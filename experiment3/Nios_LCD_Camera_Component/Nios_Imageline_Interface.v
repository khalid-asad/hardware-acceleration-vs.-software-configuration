==> flow/design.v <==
`timescale 1ns/100ps
`default_nettype none
module Nios_Imageline_Interface (
	input logic Clock,
	input logic Resetn,
	output logic [31:0] Filter_config,
	output logic [31:0] C_m1_m1, C_m1_0, C_m1_p1, C_0_m1, C_0_0, C_0_p1, C_p1_m1, C_p1_0, C_p1_p1, C_ws,
	output logic [2:0] State_reload,
	input logic [2:0] State_read,
	output logic SDRAM_wr_src,
	output logic SDRAM_rd_src,
	output logic SDRAM_wren,
	output logic SDRAM_rden,
	output logic [15:0] SDRAM_wr_data_1,
	output logic [15:0] SDRAM_wr_data_2,
	input logic [15:0] SDRAM_rd_data_1,
	input logic [15:0] SDRAM_rd_data_2,
	input logic [10:0] address,
	input logic chipselect,
	input logic read,
	input logic write,
	output logic [31:0] readdata,
	input logic [31:0] writedata,
	output logic waitrequest
);
logic waitrequest_buf, waitrequest_buf_1;
logic chipselect_buf;
always_ff @(negedge Clock or negedge Resetn) begin
	if (~Resetn) begin
		waitrequest <= 1'b0;
	end else begin
		if (chipselect) begin
			if (!chipselect_buf) begin
				waitrequest <= 1'b1;
			end else begin
				if (waitrequest_buf_1) waitrequest <= 1'b0;
			end
		end else waitrequest <= 1'b0;
	end
end
always_ff @(posedge Clock or negedge Resetn) begin
	if (~Resetn) begin
		waitrequest_buf <= 1'b0;
		waitrequest_buf_1 <= 1'b0;
		chipselect_buf <= 1'b0;
	end else begin
		waitrequest_buf <= waitrequest;
		waitrequest_buf_1 <= waitrequest_buf;
		chipselect_buf <= chipselect;
	end
end
always_ff @(posedge Clock or negedge Resetn) begin
	if (~Resetn) begin
		SDRAM_rden <= 1'b0;
	end else begin
		if (chipselect & read & (address == 11'd0) & (waitrequest & !waitrequest_buf))
			SDRAM_rden <= 1'b1;
		else
			SDRAM_rden <= 1'b0;		
	end
end
always_ff @(posedge Clock or negedge Resetn) begin
	if (~Resetn) begin
		readdata <= 32'd0;
	end else if (chipselect & read & waitrequest_buf_1) begin
		case (address)
			11'd0 : readdata <= {SDRAM_rd_data_1,SDRAM_rd_data_2};
			11'd1 : readdata <= {27'd0, 
				State_read, SDRAM_wr_src, SDRAM_rd_src };
			default : readdata <= 32'd0;
		endcase
	end
end
always_ff @(posedge Clock or negedge Resetn) begin
	if (~Resetn) begin
		SDRAM_wren <= 1'b0;
		SDRAM_wr_data_1 <= 16'h0000;
		SDRAM_wr_data_2 <= 16'h0000;
	end else begin
		if (chipselect & write & (address == 11'd0) & (waitrequest & !waitrequest_buf)) begin
			SDRAM_wren <= 1'b1;
			SDRAM_wr_data_1 <= writedata[31:16];
			SDRAM_wr_data_2 <= writedata[15:0];
		end else SDRAM_wren <= 1'b0;
	end
end
always_ff @(posedge Clock or negedge Resetn) begin
	if (~Resetn) begin
		State_reload <= 3'd0;
		SDRAM_wr_src <= 1'b0;
		SDRAM_rd_src <= 1'b0;
	end else begin
		if (chipselect & write & 
			(address == 11'd1) & 
			(waitrequest & !waitrequest_buf)
		) begin
			State_reload <= writedata[4:2];
			SDRAM_wr_src <= writedata[1];
			SDRAM_rd_src <= writedata[0];
		end
	end
end
always_ff @(posedge Clock or negedge Resetn) begin
	if (~Resetn) Filter_config <= 32'd0;
	else if (chipselect & write & (address == 11'd4) & (waitrequest & !waitrequest_buf))
		Filter_config <= writedata;
end
always_ff @(posedge Clock or negedge Resetn) begin
	if (~Resetn) begin
		C_m1_m1 <= 32'd0;
		C_m1_0 <= 32'd0;
		C_m1_p1 <= 32'd0;
		C_0_m1 <= 32'd0;
		C_0_0 <= 32'd0;
		C_0_p1 <= 32'd0;
		C_p1_m1 <= 32'd0;
		C_p1_0 <= 32'd0;
		C_p1_p1 <= 32'd0;
		C_ws <= 32'd0;
	end
	else if (chipselect & write & (address == 11'd5) & (waitrequest & !waitrequest_buf))
		C_m1_m1 <= writedata;
	else if (chipselect & write & (address == 11'd6) & (waitrequest & !waitrequest_buf))		
		C_m1_0 <= writedata;
	else if (chipselect & write & (address == 11'd7) & (waitrequest & !waitrequest_buf))
		C_m1_p1 <= writedata;
	else if (chipselect & write & (address == 11'd8) & (waitrequest & !waitrequest_buf))	
		C_0_m1 <= writedata;
	else if (chipselect & write & (address == 11'd9) & (waitrequest & !waitrequest_buf))	
		C_0_0 <= writedata;
	else if (chipselect & write & (address == 11'd10) & (waitrequest & !waitrequest_buf))	
		C_0_p1 <= writedata;
	else if (chipselect & write & (address == 11'd11) & (waitrequest & !waitrequest_buf))	
		C_p1_m1 <= writedata;
	else if (chipselect & write & (address == 11'd12) & (waitrequest & !waitrequest_buf))
		C_p1_0 <= writedata;
	else if (chipselect & write & (address == 11'd13) & (waitrequest & !waitrequest_buf))
		C_p1_p1 <= writedata;
	else if (chipselect & write & (address == 11'd14) & (waitrequest & !waitrequest_buf))		
		C_ws <= writedata;
	end
endmodule
======== Tool chain data of Nios_Imageline_Interface ========
What the tools print for Nios_Imageline_Interface, step after step.
Line numbers count from 1 in the design file above.
Operators: Yosys type, input widths -> output width; for muxes data width and select width s.
Not given: n/a
design
  top module .............................. Nios_Imageline_Interface
  clock ................................... Clock
  cell library ............................ sky130hd
  corner .................................. tt_025C_1v80

======== After elaboration ========
Counts by Yosys on the flattened word-level netlist (proc, flatten, opt, wreduce; memories kept). Register bits leave out memories and registers merged into their read ports (data or address). Print and check cells are left out. Cells with the same type and inputs are merged into one.
word-level totals
  register bits after elaboration ......... 427
  bits in latches ......................... 0
  bits in writable memories ............... 0
  memory bits (read-only) ................. 0
  clocked read ports x word width ......... 0
  memories kept ........................... 0
  output and inout bits ................... 424
  word-level cells ........................ 94
cells by class
  $add $sub $neg .......................... 0
  $mul .................................... 0
  div/mod/pow operators ................... 0
  magnitude comparators ................... 0
  equality and inequality tests ........... 13
  shifts and indexed selects .............. 0
  muxes and demuxes ....................... 6
  bitwise logic cells ..................... 41
  reductions and logical operators ........ 11
operators with widths
  cell                 number
  $eq 11x4->1 const B  7
  $pmux 32 s2          1
  $eq 11x3->1 const B  4
  $and 1x1->1          32
  $eq 11x1->1 const B  1
  $logic_not 11->1     1
  $reduce_and 10->1    1
  $not 1->1            9
  $reduce_and 9->1     1
  $reduce_and 8->1     1
  $reduce_and 7->1     1
  $reduce_and 6->1     1
  $reduce_and 5->1     1
  $mux 1               5
  $reduce_and 4->1     1
  $ne 3x3->1 const B   1
  $reduce_and 3->1     1
  $reduce_and 2->1     1
  $logic_not 1->1      1

======== Logic depth ========
Yosys ltp: most cells in a row. Word level: on the elaborated netlist, between registers, memories and ports. Mapped: between sequential cells and ports; inverters and the memories' decode and read muxes count.
logic depth
  word-level depth ........................ 5
  ABC_AREA ................................ 0
  mapped depth ............................ 5
  gate-level depth less buffers ........... 3

======== Netlist ========
The flow's flattened synthesis, as Yosys stat reports it; memories are mapped. The netlist is that of the ABC_AREA named above (0 if unset); the other value can give another one.
cell types
  cell type                  number
  sky130_fd_sc_hd__dfrtp_1   426
  sky130_fd_sc_hd__mux2_2    363
  sky130_fd_sc_hd__mux2_1    26
  sky130_fd_sc_hd__clkbuf_1  71
  sky130_fd_sc_hd__a22o_1    27
  sky130_fd_sc_hd__nand4_1   14
  sky130_fd_sc_hd__and4b_1   5
  sky130_fd_sc_hd__nor4bb_1  5
  sky130_fd_sc_hd__buf_2     9
  sky130_fd_sc_hd__o221ai_1  5
  sky130_fd_sc_hd__inv_1     10
  sky130_fd_sc_hd__nor4b_1   4
  sky130_fd_sc_hd__and4_1    3
  sky130_fd_sc_hd__dfrtn_1   1
  sky130_fd_sc_hd__nand2_1   5
  sky130_fd_sc_hd__nor4b_2   1
  sky130_fd_sc_hd__nor4_2    1
  sky130_fd_sc_hd__nand3_1   2
Other cell types: 8; their cells: 9.
mapped netlist
  standard cells after synthesis .......... 987
  synthesis area .......................... 0.0160516 sq mm
  area of sequential cells ................ 0.0106852 sq mm
  flip-flops .............................. 427
  buffer cells ............................ 82

--- measured runs ---
Settings and measured results of 2 stored flow runs for module Nios_Imageline_Interface (sky130hd), not sorted in any way. The constraints put input and output delay at 20% of the set period each and load the outputs with 0.01 pF.

---- run A ----
settings
  period_ns = 3.55
  CORE_UTILIZATION = 37
  SETUP_SLACK_MARGIN = 0.57
  PLACE_DENSITY = 0.72
  CORE_MARGIN = 6
  CELL_PAD_IN_SITES_DETAIL_PLACEMENT = 2
  ABC_AREA = 0
  GPL_TIMING_DRIVEN = 1
  GPL_ROUTABILITY_DRIVEN = 1
  CTS_CLUSTER_SIZE = 75
  CTS_CLUSTER_DIAMETER = 83
  CAP_MARGIN = 15
  MIN_ROUTING_LAYER = met1
  SLEW_MARGIN = 20
results
  die outline area ........................ 0.0485255 sq mm
  area of the standard cells in the finished layout .. 0.024765 sq mm
  chip area after synthesis (Yosys) ....... 0.0160516 sq mm
  utilization of the finished layout ...... 58.5%
  worst slack on setup checks ............. -0.099 ns

---- run B ----
settings
  period_ns = 5.18
  CORE_UTILIZATION = 37
  PLACE_DENSITY_LB_ADDON = 0.3
  CELL_PAD_IN_SITES_GLOBAL_PLACEMENT = 3
  CELL_PAD_IN_SITES_DETAIL_PLACEMENT = 1
  ABC_AREA = 1
  GPL_ROUTABILITY_DRIVEN = 0
  CTS_CLUSTER_SIZE = 97
  CTS_CLUSTER_DIAMETER = 279
  SLEW_MARGIN = 5
  MIN_ROUTING_LAYER = met1
  CAP_MARGIN = 20
  CORE_MARGIN = 2
results
  die outline area ........................ 0.0456164 sq mm
  area of the standard cells in the finished layout .. 0.021851 sq mm
  chip area after synthesis (Yosys) ....... 0.0162518 sq mm
  utilization of the finished layout ...... 50.6%
  worst slack on setup checks ............. 0.213 ns
--- end ---
